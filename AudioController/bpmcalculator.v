==> flow/design.v <==
`timescale 1ns / 1ps
module bpm_from_interval(
    input [31:0] counter, 			   
	 input wire [7:0] default_bpm,   
    output wire [7:0] counted_bpm   
    );
	assign counted_bpm = (counter < 32'd23529 ) ? 254 :  
								(counter < 32'd23622 ) ? 253 :  
								(counter < 32'd23715 ) ? 252 :  
								(counter < 32'd23809 ) ? 251 : 
								(counter < 32'd23904 ) ? 250 :
								(counter < 32'd24000 ) ? 249 :
								(counter < 32'd24096 ) ? 248 :
								(counter < 32'd24193 ) ? 247 :
								(counter < 32'd24291 ) ? 246 :
								(counter < 32'd24390 ) ? 245 :
								(counter < 32'd24489 ) ? 244 :
								(counter < 32'd24590 ) ? 243 :
								(counter < 32'd24691 ) ? 242 :
								(counter < 32'd24793 ) ? 241 :
								(counter < 32'd24896 ) ? 240 :
								(counter < 32'd25000 ) ? 239 :
								(counter < 32'd25104 ) ? 238 :
								(counter < 32'd25210 ) ? 237 :
								(counter < 32'd25316 ) ? 236 :
								(counter < 32'd25423 ) ? 235 :
								(counter < 32'd25531 ) ? 234 :
								(counter < 32'd25641 ) ? 233 :
								(counter < 32'd25751 ) ? 232 :
								(counter < 32'd25862 ) ? 231 :
								(counter < 32'd25974 ) ? 230 :
								(counter < 32'd26086 ) ? 229 :
								(counter < 32'd26200 ) ? 228 :
								(counter < 32'd26315 ) ? 227 :
								(counter < 32'd26431 ) ? 226 :
								(counter < 32'd26548 ) ? 225 :
								(counter < 32'd26666 ) ? 224 :
								(counter < 32'd26785 ) ? 223 :
								(counter < 32'd26905 ) ? 222 :
								(counter < 32'd27027 ) ? 221 :
								(counter < 32'd27149 ) ? 220 :
								(counter < 32'd27272 ) ? 219 :
								(counter < 32'd27397 ) ? 218 :
								(counter < 32'd27522 ) ? 217 :
								(counter < 32'd27649 ) ? 216 :
								(counter < 32'd27777 ) ? 215 :
								(counter < 32'd27906 ) ? 214 :
								(counter < 32'd28037 ) ? 213 :
								(counter < 32'd28169 ) ? 212 :
								(counter < 32'd28301 ) ? 211 :
								(counter < 32'd28436 ) ? 210 :
								(counter < 32'd28571 ) ? 209 :
								(counter < 32'd28708 ) ? 208 :
								(counter < 32'd28846 ) ? 207 :
								(counter < 32'd28985 ) ? 206 :
								(counter < 32'd29126 ) ? 205 :
								(counter < 32'd29268 ) ? 204 :
								(counter < 32'd29411 ) ? 203 :
								(counter < 32'd29556 ) ? 202 :
								(counter < 32'd29702 ) ? 201 :
								(counter < 32'd29850 ) ? 200 :
								(counter < 32'd30000 ) ? 199 :
								(counter < 32'd30150 ) ? 198 :
								(counter < 32'd30303 ) ? 197 :
								(counter < 32'd30456 ) ? 196 :
								(counter < 32'd30612 ) ? 195 :
								(counter < 32'd30769 ) ? 194 :
								(counter < 32'd30927 ) ? 193 :
								(counter < 32'd31088 ) ? 192 :
								(counter < 32'd31250 ) ? 191 :
								(counter < 32'd31413 ) ? 190 :
								(counter < 32'd31578 ) ? 189 :
								(counter < 32'd31746 ) ? 188 :
								(counter < 32'd31914 ) ? 187 :
								(counter < 32'd32085 ) ? 186 :
								(counter < 32'd32258 ) ? 185 :
								(counter < 32'd32432 ) ? 184 :
								(counter < 32'd32608 ) ? 183 :
								(counter < 32'd32786 ) ? 182 :
								(counter < 32'd32967 ) ? 181 :
								(counter < 32'd33149 ) ? 180 :
								(counter < 32'd33333 ) ? 179 :
								(counter < 32'd33519 ) ? 178 :
								(counter < 32'd33707 ) ? 177 :
								(counter < 32'd33898 ) ? 176 :
								(counter < 32'd34090 ) ? 175 :
								(counter < 32'd34285 ) ? 174 :
								(counter < 32'd34482 ) ? 173 :
								(counter < 32'd34682 ) ? 172 :
								(counter < 32'd34883 ) ? 171 :
								(counter < 32'd35087 ) ? 170 :
								(counter < 32'd35294 ) ? 169 :
								(counter < 32'd35502 ) ? 168 :
								(counter < 32'd35714 ) ? 167 :
								(counter < 32'd35928 ) ? 166 :
								(counter < 32'd36144 ) ? 165 :
								(counter < 32'd36363 ) ? 164 :
								(counter < 32'd36585 ) ? 163 :
								(counter < 32'd36809 ) ? 162 :
								(counter < 32'd37037 ) ? 161 :
								(counter < 32'd37267 ) ? 160 :
								(counter < 32'd37500 ) ? 159 :
								(counter < 32'd37735 ) ? 158 :
								(counter < 32'd37974 ) ? 157 :
								(counter < 32'd38216 ) ? 156 :
								(counter < 32'd38461 ) ? 155 :
								(counter < 32'd38709 ) ? 154 :
								(counter < 32'd38961 ) ? 153 :
								(counter < 32'd39215 ) ? 152 :
								(counter < 32'd39473 ) ? 151 :
								(counter < 32'd39735 ) ? 150 :
								(counter < 32'd40000 ) ? 149 :
								(counter < 32'd40268 ) ? 148 :
								(counter < 32'd40540 ) ? 147 :
								(counter < 32'd40816 ) ? 146 :
								(counter < 32'd41095 ) ? 145 :
								(counter < 32'd41379 ) ? 144 :
								(counter < 32'd41666 ) ? 143 :
								(counter < 32'd41958 ) ? 142 :
								(counter < 32'd42253 ) ? 141 :
								(counter < 32'd42553 ) ? 140 :
								(counter < 32'd42857 ) ? 139 :
								(counter < 32'd43165 ) ? 138 :
								(counter < 32'd43478 ) ? 137 :
								(counter < 32'd43795 ) ? 136 :
								(counter < 32'd44117 ) ? 135 :
								(counter < 32'd44444 ) ? 134 :
								(counter < 32'd44776 ) ? 133 :
								(counter < 32'd45112 ) ? 132 :
								(counter < 32'd45454 ) ? 131 :
								(counter < 32'd45801 ) ? 130 :
								(counter < 32'd46153 ) ? 129 :
								(counter < 32'd46511 ) ? 128 :
								(counter < 32'd46875 ) ? 127 :
								(counter < 32'd47244 ) ? 126 :
								(counter < 32'd47619 ) ? 125 :
								(counter < 32'd48000 ) ? 124 :
								(counter < 32'd48387 ) ? 123 :
								(counter < 32'd48780 ) ? 122 :
								(counter < 32'd49180 ) ? 121 :
								(counter < 32'd49586 ) ? 120 :
								(counter < 32'd50000 ) ? 119 :
								(counter < 32'd50420 ) ? 118 :
								(counter < 32'd50847 ) ? 117 :
								(counter < 32'd51282 ) ? 116 :
								(counter < 32'd51724 ) ? 115 :
								(counter < 32'd52173 ) ? 114 :
								(counter < 32'd52631 ) ? 113 :
								(counter < 32'd53097 ) ? 112 :
								(counter < 32'd53571 ) ? 111 :
								(counter < 32'd54054 ) ? 110 :
								(counter < 32'd54545 ) ? 109 :
								(counter < 32'd55045 ) ? 108 :
								(counter < 32'd55555 ) ? 107 :
								(counter < 32'd56074 ) ? 106 :
								(counter < 32'd56603 ) ? 105 :
								(counter < 32'd57142 ) ? 104 :
								(counter < 32'd57692 ) ? 103 :
								(counter < 32'd58252 ) ? 102 :
								(counter < 32'd58823 ) ? 101 :
								(counter < 32'd59405 ) ? 100 :
								(counter < 32'd60000 ) ? 99 :
								(counter < 32'd60606 ) ? 98 :
								(counter < 32'd61224 ) ? 97 :
								(counter < 32'd61855 ) ? 96 :
								(counter < 32'd62500 ) ? 95 :
								(counter < 32'd63157 ) ? 94 :
								(counter < 32'd63829 ) ? 93 :
								(counter < 32'd64516 ) ? 92 :
								(counter < 32'd65217 ) ? 91 :
								(counter < 32'd65934 ) ? 90 :
								(counter < 32'd66666 ) ? 89 :
								(counter < 32'd67415 ) ? 88 :
								(counter < 32'd68181 ) ? 87 :
								(counter < 32'd68965 ) ? 86 :
								(counter < 32'd69767 ) ? 85 :
								(counter < 32'd70588 ) ? 84 :
								(counter < 32'd71428 ) ? 83 :
								(counter < 32'd72289 ) ? 82 :
								(counter < 32'd73170 ) ? 81 :
								(counter < 32'd74074 ) ? 80 :
								(counter < 32'd75000 ) ? 79 :
								(counter < 32'd75949 ) ? 78 :
								(counter < 32'd76923 ) ? 77 :
								(counter < 32'd77922 ) ? 76 :
								(counter < 32'd78947 ) ? 75 :
								(counter < 32'd80000 ) ? 74 :
								(counter < 32'd81081 ) ? 73 :
								(counter < 32'd82191 ) ? 72 :
								(counter < 32'd83333 ) ? 71 :
								(counter < 32'd84507 ) ? 70 :
								(counter < 32'd85714 ) ? 69 :
								(counter < 32'd86956 ) ? 68 :
								(counter < 32'd88235 ) ? 67 :
								(counter < 32'd89552 ) ? 66 :
								(counter < 32'd90909 ) ? 65 :
								(counter < 32'd92307 ) ? 64 :
								(counter < 32'd93750 ) ? 63 :
								(counter < 32'd95238 ) ? 62 :
								(counter < 32'd96774 ) ? 61 :
								(counter < 32'd98360 ) ? 60 :
								(counter < 32'd100000 ) ? 59 :
								(counter < 32'd101694 ) ? 58 :
								(counter < 32'd103448 ) ? 57 :
								(counter < 32'd105263 ) ? 56 :
								(counter < 32'd107142 ) ? 55 :
								(counter < 32'd109090 ) ? 54 :
								(counter < 32'd111111 ) ? 53 :
								(counter < 32'd113207 ) ? 52 :
								(counter < 32'd115384 ) ? 51 :
								(counter < 32'd117647 ) ? 50 :
								(counter < 32'd120000 ) ? 49 :
								(counter < 32'd122448 ) ? 48 :
								(counter < 32'd125000 ) ? 47 :
								(counter < 32'd127659 ) ? 46 :
								(counter < 32'd130434 ) ? 45 :
								(counter < 32'd133333 ) ? 44 :
								(counter < 32'd136363 ) ? 43 :
								(counter < 32'd139534 ) ? 42 :
								(counter < 32'd142857 ) ? 41 :
								(counter < 32'd146341 ) ? 40 :
								(counter < 32'd150000 ) ? 39 :
								(counter < 32'd153846 ) ? 38 :
								(counter < 32'd157894 ) ? 37 :
								(counter < 32'd162162 ) ? 36 :
								(counter < 32'd166666 ) ? 35 :
								(counter < 32'd171428 ) ? 34 :
								(counter < 32'd176470 ) ? 33 :
								(counter < 32'd181818 ) ? 32 :
								(counter < 32'd187500 ) ? 31 :
								(counter < 32'd193548 ) ? 30 : default_bpm;
endmodule
`timescale 1ns / 1ps
module bpmcalculator(
	 input wire clk,  		 	 	  
    input wire beat, 				  
	 input wire [7:0] default_bpm,  
    output wire [7:0] bpm_out  	  
    );
	parameter SMALLEST_ALLOWABLE_INTERVAL = 32'd23529;
	parameter LONGEST_ALLOWABLE_INTERVAL = 32'd200000;
	parameter STARTING_BPM = 8'd80; 
	reg [31:0] counter; 
	wire [7:0] counted_bpm; 
	reg [7:0] buffer[0:3]; 
	reg [1:0] oldest_index; 
	reg [9:0] bpm_sum; 
	reg prev_beat; 
	assign bpm_out = bpm_sum[9:2]; 
	bpm_from_interval bfi (
    .counter(counter), 
    .default_bpm(default_bpm), 
    .counted_bpm(counted_bpm)
    );
	initial begin 
		bpm_sum = STARTING_BPM*4; 
		buffer[0] = STARTING_BPM; 
		buffer[1] = STARTING_BPM; 
		buffer[2] = STARTING_BPM; 
		buffer[3] = STARTING_BPM; 
		counter = 0; 
		oldest_index = 0; 
		prev_beat = 0; 
	end 
	always @(posedge clk) begin 
		if ((counter > LONGEST_ALLOWABLE_INTERVAL) ||    
			 (beat && ~prev_beat && (counter >= SMALLEST_ALLOWABLE_INTERVAL)))   
		begin 
			bpm_sum = bpm_sum + (counted_bpm - buffer[oldest_index]); 
			buffer[oldest_index] = counted_bpm; 
			oldest_index = (oldest_index == 3) ? 0 : oldest_index+1; 
			prev_beat = 1; 
			counter = 0; 
		end else begin 
			counter = counter + 1; 
			prev_beat = beat; 
		end 
	end
endmodule
Step by step through the tools: bpmcalculator
The steps from the RTL of bpmcalculator to its reports follow in flow order.
Lines are those of the file above, counted from 1.
Library cell names are shortened.
Not given: n/a
- design top: bpmcalculator
- clock input: clk
- standard-cell library: sky130hd
- corner: tt_025C_1v80

Word level
Source: Yosys, flattened and elaborated, memories not mapped. Widths are those after wreduce; folded enables and synchronous resets count as part of the registers. Registers that Yosys merges into a memory's read port (data or address) are not register bits. Print and check cells do not count. Equal cells are merged and count once.
Yosys's memory passes give these memory sizes; they may raise the number of words (mostly to a power of two), join words into wider ones and drop unused or constant bits.
- register bits: 45
- memories kept: 1
- noted word-level cells: 469
- noted bits of input ports: 10
- memory bits (writable): 32
- memories (name ; depth ; width ; read ports ; wr ports ; RTL line ; RTL):
    buffer ; 4 ; 8 ; 1 ; 1 ; 245 ; reg [7:0] buffer[0:3];
- add/subtract/negate cells at 4
- bitwise operators: 1
- equality and inequality tests at 1
- magnitude comparators at 227
- reductions and logical operators at 3
- muxes and demuxes at 228
- operator list (operator ; count):
    32-bit by 16-bit less-than comparator with 1-bit output with constant B ; 92
    32-bit by 15-bit less-than comparator with 1-bit output with constant B ; 72
    8-bit two-way mux ; 226
    32-bit by 17-bit less-than comparator with 1-bit output with constant B ; 46
    32-bit by 18-bit less-than comparator with 1-bit output with constant B ; 15
    32-bit by 1-bit adder with 32-bit output with constant B ; 1
    32-bit by 15-bit >= comparator with 1-bit output with constant B ; 1
    32-bit by 18-bit greater-than comparator with 1-bit output with constant B ; 1
    10-bit adder ; 1
    8-bit by 8-bit subtractor with 9-bit output ; 1
    1-bit logical AND ; 2
    2-bit by 1-bit adder with 2-bit output with constant B ; 1
    2-bit == test with constant B ; 1
    2-bit two-way mux ; 1
    1-bit logical OR ; 1
    1-bit inverter ; 1
    1-bit two-way mux ; 1

Longest topological paths
Yosys ltp: most cells in a row. Word level: on the elaborated netlist, between registers, memories and ports. Mapped: between sequential cells and ports; inverters and the memories' decode and read muxes count.
- depth after elaboration: 228
- ABC_AREA at 0
- noted gate-level depth with buffers: 27
- gate-level depth less buffers: 25

Mapped cells and area
The flow's flattened synthesis, as Yosys stat reports it; memories are mapped. The netlist is that of the ABC_AREA named above (0 if unset); the other value can give another one.
The area totals of this step are shown rounded.
- cells by type (cell ; count ; area in all (um^2)):
    edfxtp_1 ; 44 ; 1.32E+03
    a21oi_1 ; 165 ; 825.792
    dfxtp_1 ; 33 ; 660.634
    o21ai_0 ; 100 ; 500.48
    nor2_1 ; 126 ; 472.954
    nand2_1 ; 109 ; 409.142
    buf_2 ; 65 ; 325.312
    ha_1 ; 24 ; 300.288
    o211ai_1 ; 36 ; 270.259
    a31oi_1 ; 38 ; 237.728
    nand3_1 ; 42 ; 210.202
    xnor2_1 ; 23 ; 201.443
    o31ai_1 ; 26 ; 195.187
    mux4_2 ; 8 ; 180.173
    o21a_1 ; 24 ; 180.173
    buf_4 ; 23 ; 172.666
    clkbuf_1 ; 43 ; 161.405
    a211oi_1 ; 21 ; 157.651
Other cell types: 88; their cells: 416.
- noted standard cells after synthesis: 1366
- mapped area at 10000 um^2
- flip-flop cells at 77
The figures by module come from a second, unflattened synthesis with its own total; it is not the netlist above.
- noted cell total of the unflattened synthesis: 1403
- area total of the unflattened synthesis: 9800 um^2
Each row is one instance without its submodules.
- by module (module ; cells ; area (um^2) ; instances):
    bpm_from_interval ; 1107 ; 6200 ; 1
    bpmcalculator ; 296 ; 3600 ; 1

Path before layout
Source: OpenSTA report_checks on the synthesized netlist (no wires, ideal clock, input and output delay 20% of the period each), path of least setup slack; recovery checks are left aside. Register names are those of the netlist, which keeps one name where synthesis merged equal registers.
- kind: register to register
- start: reg counter[0]
- end: reg bpm_sum[9]
- stages at 23
- delay of the path: 4.850 ns
- slack: 1.660 ns
- noted data required time: 6.249 ns
- noted arrival time: 4.589 ns
- period: 6.51 ns
- noted setup time: 0.261 ns
- synthesis period reached at 4.85 ns
"delay of the path" is the arrival time less input delay plus setup time.
"stages" counts driving pins, that of a launching flip-flop among them; a cell with two outputs on the path counts twice.
"synthesis period reached" = period - worst setup slack (recovery checks aside). The figure is calculated, with input and output delays left at 20% of the set period.
The rows between start and end are the longest chain of elaborated cells between them; the timing report does not say that the signal goes this way. Where chains are equally long, one stands for them.
A line is the first line of the expression or statement that the cell stems from. Yosys adds cells for indexed reads and writes and turns some case tables into memories.
The path ends at the data pin of a flip-flop with enable; ways to the enable are not counted.
- cell sequence: dfxtp_1 ha_1 clkbuf_1 o21ai_0 a2111oi_0 a211oi_1 nor3_1 a21oi_1 o41a_1 o31a_1 o31a_1 ha_1 fa_1 inv_1 ha_1 a21o_1 a21oi_1 o21bai_1 a21oi_1 o21bai_1 a21oi_1 o21ai_0 xnor2_1
- length of the longest elaborated chain: 228
- noted elaborated cells between the ends (all ways): 452
- source lines of those cells: 226
- those cells by class: add/sub: 2; compare: 225; mux: 225
- ends and longest elaborated chain, post-synthesis (item ; RTL line ; RTL):
    start, declared ; 243 ; reg [31:0] counter;
    start, assigned ; 273 ; counter = 0;
    start, assigned ; 275 ; counter = counter + 1;
    32-bit by 18-bit less-than comparator with 1-bit output ; 231 ; (counter < 32'd193548 ) ? 30 : default_bpm;
    8-bit two-way mux ; 231 ;
    8-bit two-way mux ; 230 ; (counter < 32'd187500 ) ? 31 :
    8-bit two-way mux ; 229 ; (counter < 32'd181818 ) ? 32 :
    8-bit two-way mux ; 228 ; (counter < 32'd176470 ) ? 33 :
    8-bit two-way mux ; 227 ; (counter < 32'd171428 ) ? 34 :
    8-bit two-way mux ; 226 ; (counter < 32'd166666 ) ? 35 :
    [... 214 more ...] ; n/a ;
    8-bit two-way mux ; 11 ; (counter < 32'd23904 ) ? 250 :
    8-bit two-way mux ; 10 ; (counter < 32'd23809 ) ? 251 :
    8-bit two-way mux ; 9 ; (counter < 32'd23715 ) ? 252 :
    8-bit two-way mux ; 8 ; (counter < 32'd23622 ) ? 253 :
    8-bit two-way mux ; 7 ; assign counted_bpm = (counter < 32'd23529 ) ? 254 :
    8-bit by 8-bit subtractor with 9-bit output ; 269 ; bpm_sum = bpm_sum + (counted_bpm - buffer[oldest_index]);
    10-bit adder ; 269 ;
    end, assigned ; 269 ;
    end, declared ; 247 ; reg [9:0] bpm_sum;

Timing after layout
From the final timing report of flow run 1: the path of least setup slack in the routed layout; clock arrival at registers is part of the times.
- kind: register to register
- start: reg counter[31]
- end: reg bpm_sum[9]
- noted data required time: 6.64 ns
- noted setup time: 0.25 ns
- period: 6.54 ns
- noted arrival time: 6.74 ns
- stages at 20
- slack: -0.09 ns
The rows between start and end are the longest chain of elaborated cells between them; the timing report does not say that the signal goes this way. Where chains are equally long, one stands for them.
The path ends at the data pin of a flip-flop with enable; ways to the enable are not counted.
- cell sequence: dfxtp_1 nor4_4 and4_1 nand2_1 a21oi_1 o21ai_0 a221oi_1 o41ai_2 ha_1 nor2b_1 o21ai_0 a21boi_0 o21a_1 o21ai_0 nand2b_1 a21oi_1 ha_1 a21oi_1 o21ai_0 xnor2_1
- length of the longest elaborated chain: 228
- noted elaborated cells between the ends (all ways): 452
- source lines of those cells: 226
- those cells by class: add/sub: 2; compare: 225; mux: 225
- ends and longest elaborated chain, after layout (item ; RTL line ; RTL):
    start, declared ; 243 ; reg [31:0] counter;
    start, assigned ; 273 ; counter = 0;
    start, assigned ; 275 ; counter = counter + 1;
    32-bit by 18-bit less-than comparator with 1-bit output ; 231 ; (counter < 32'd193548 ) ? 30 : default_bpm;
    8-bit two-way mux ; 231 ;
    8-bit two-way mux ; 230 ; (counter < 32'd187500 ) ? 31 :
    8-bit two-way mux ; 229 ; (counter < 32'd181818 ) ? 32 :
    8-bit two-way mux ; 228 ; (counter < 32'd176470 ) ? 33 :
    8-bit two-way mux ; 227 ; (counter < 32'd171428 ) ? 34 :
    8-bit two-way mux ; 226 ; (counter < 32'd166666 ) ? 35 :
    [... 214 more ...] ; n/a ;
    8-bit two-way mux ; 11 ; (counter < 32'd23904 ) ? 250 :
    8-bit two-way mux ; 10 ; (counter < 32'd23809 ) ? 251 :
    8-bit two-way mux ; 9 ; (counter < 32'd23715 ) ? 252 :
    8-bit two-way mux ; 8 ; (counter < 32'd23622 ) ? 253 :
    8-bit two-way mux ; 7 ; assign counted_bpm = (counter < 32'd23529 ) ? 254 :
    8-bit by 8-bit subtractor with 9-bit output ; 269 ; bpm_sum = bpm_sum + (counted_bpm - buffer[oldest_index]);
    10-bit adder ; 269 ;
    end, assigned ; 269 ;
    end, declared ; 247 ; reg [9:0] bpm_sum;
Nets of the timed path that keep an RTL name, with a line that drives or declares them; the list need not be complete.
- named nets, after layout (signal ; RTL line):
    bfi.counted_bpm[2] ; 7

Subject: flow runs of bpmcalculator

Hi,

Record of 2 stored runs of the RTL-to-layout flow on bpmcalculator, platform sky130hd. The runs are unordered. Constraints: input delay and output delay 20% of the set period each, output load 0.01 pF.
"clock period reached" means the clock period less the worst setup slack. The figure is calculated, with input and output delays left at 20% of the set period.
"power": no workload was simulated; the value follows from the tool's default switching activity.
Measured values are rounded.

Flow run 1
Settings were period_ns = 6.54; CAP_MARGIN = 20; CORE_MARGIN = 2; CORE_UTILIZATION = 40; SLEW_MARGIN = 20
- setup TNS: -0.094 ns
- cell area after synthesis: 10000 um^2
- standard-cell area after layout: 12000 um^2
- noted the worst setup slack after layout: -0.094 ns
- noted the power: 1500 µW
- noted the die outline area: 26000 um^2
- clock period reached at 6.634 ns

Flow run 2
Settings were period_ns = 7.47; CORE_UTILIZATION = 33; SETUP_SLACK_MARGIN = 0.8; PLACE_DENSITY = 0.87; CORE_MARGIN = 6; CELL_PAD_IN_SITES_DETAIL_PLACEMENT = 0; GPL_TIMING_DRIVEN = 1; GPL_ROUTABILITY_DRIVEN = 1; CTS_CLUSTER_DIAMETER = 150; CAP_MARGIN = 20; SLEW_MARGIN = 20
- setup TNS: 0.000 ns
- cell area after synthesis: 10000 um^2
- standard-cell area after layout: 11000 um^2
- noted the worst setup slack after layout: 0.87 ns
- noted the power: 1300 µW
- noted the die outline area: 35000 um^2
- clock period reached at 6.596 ns

Regards
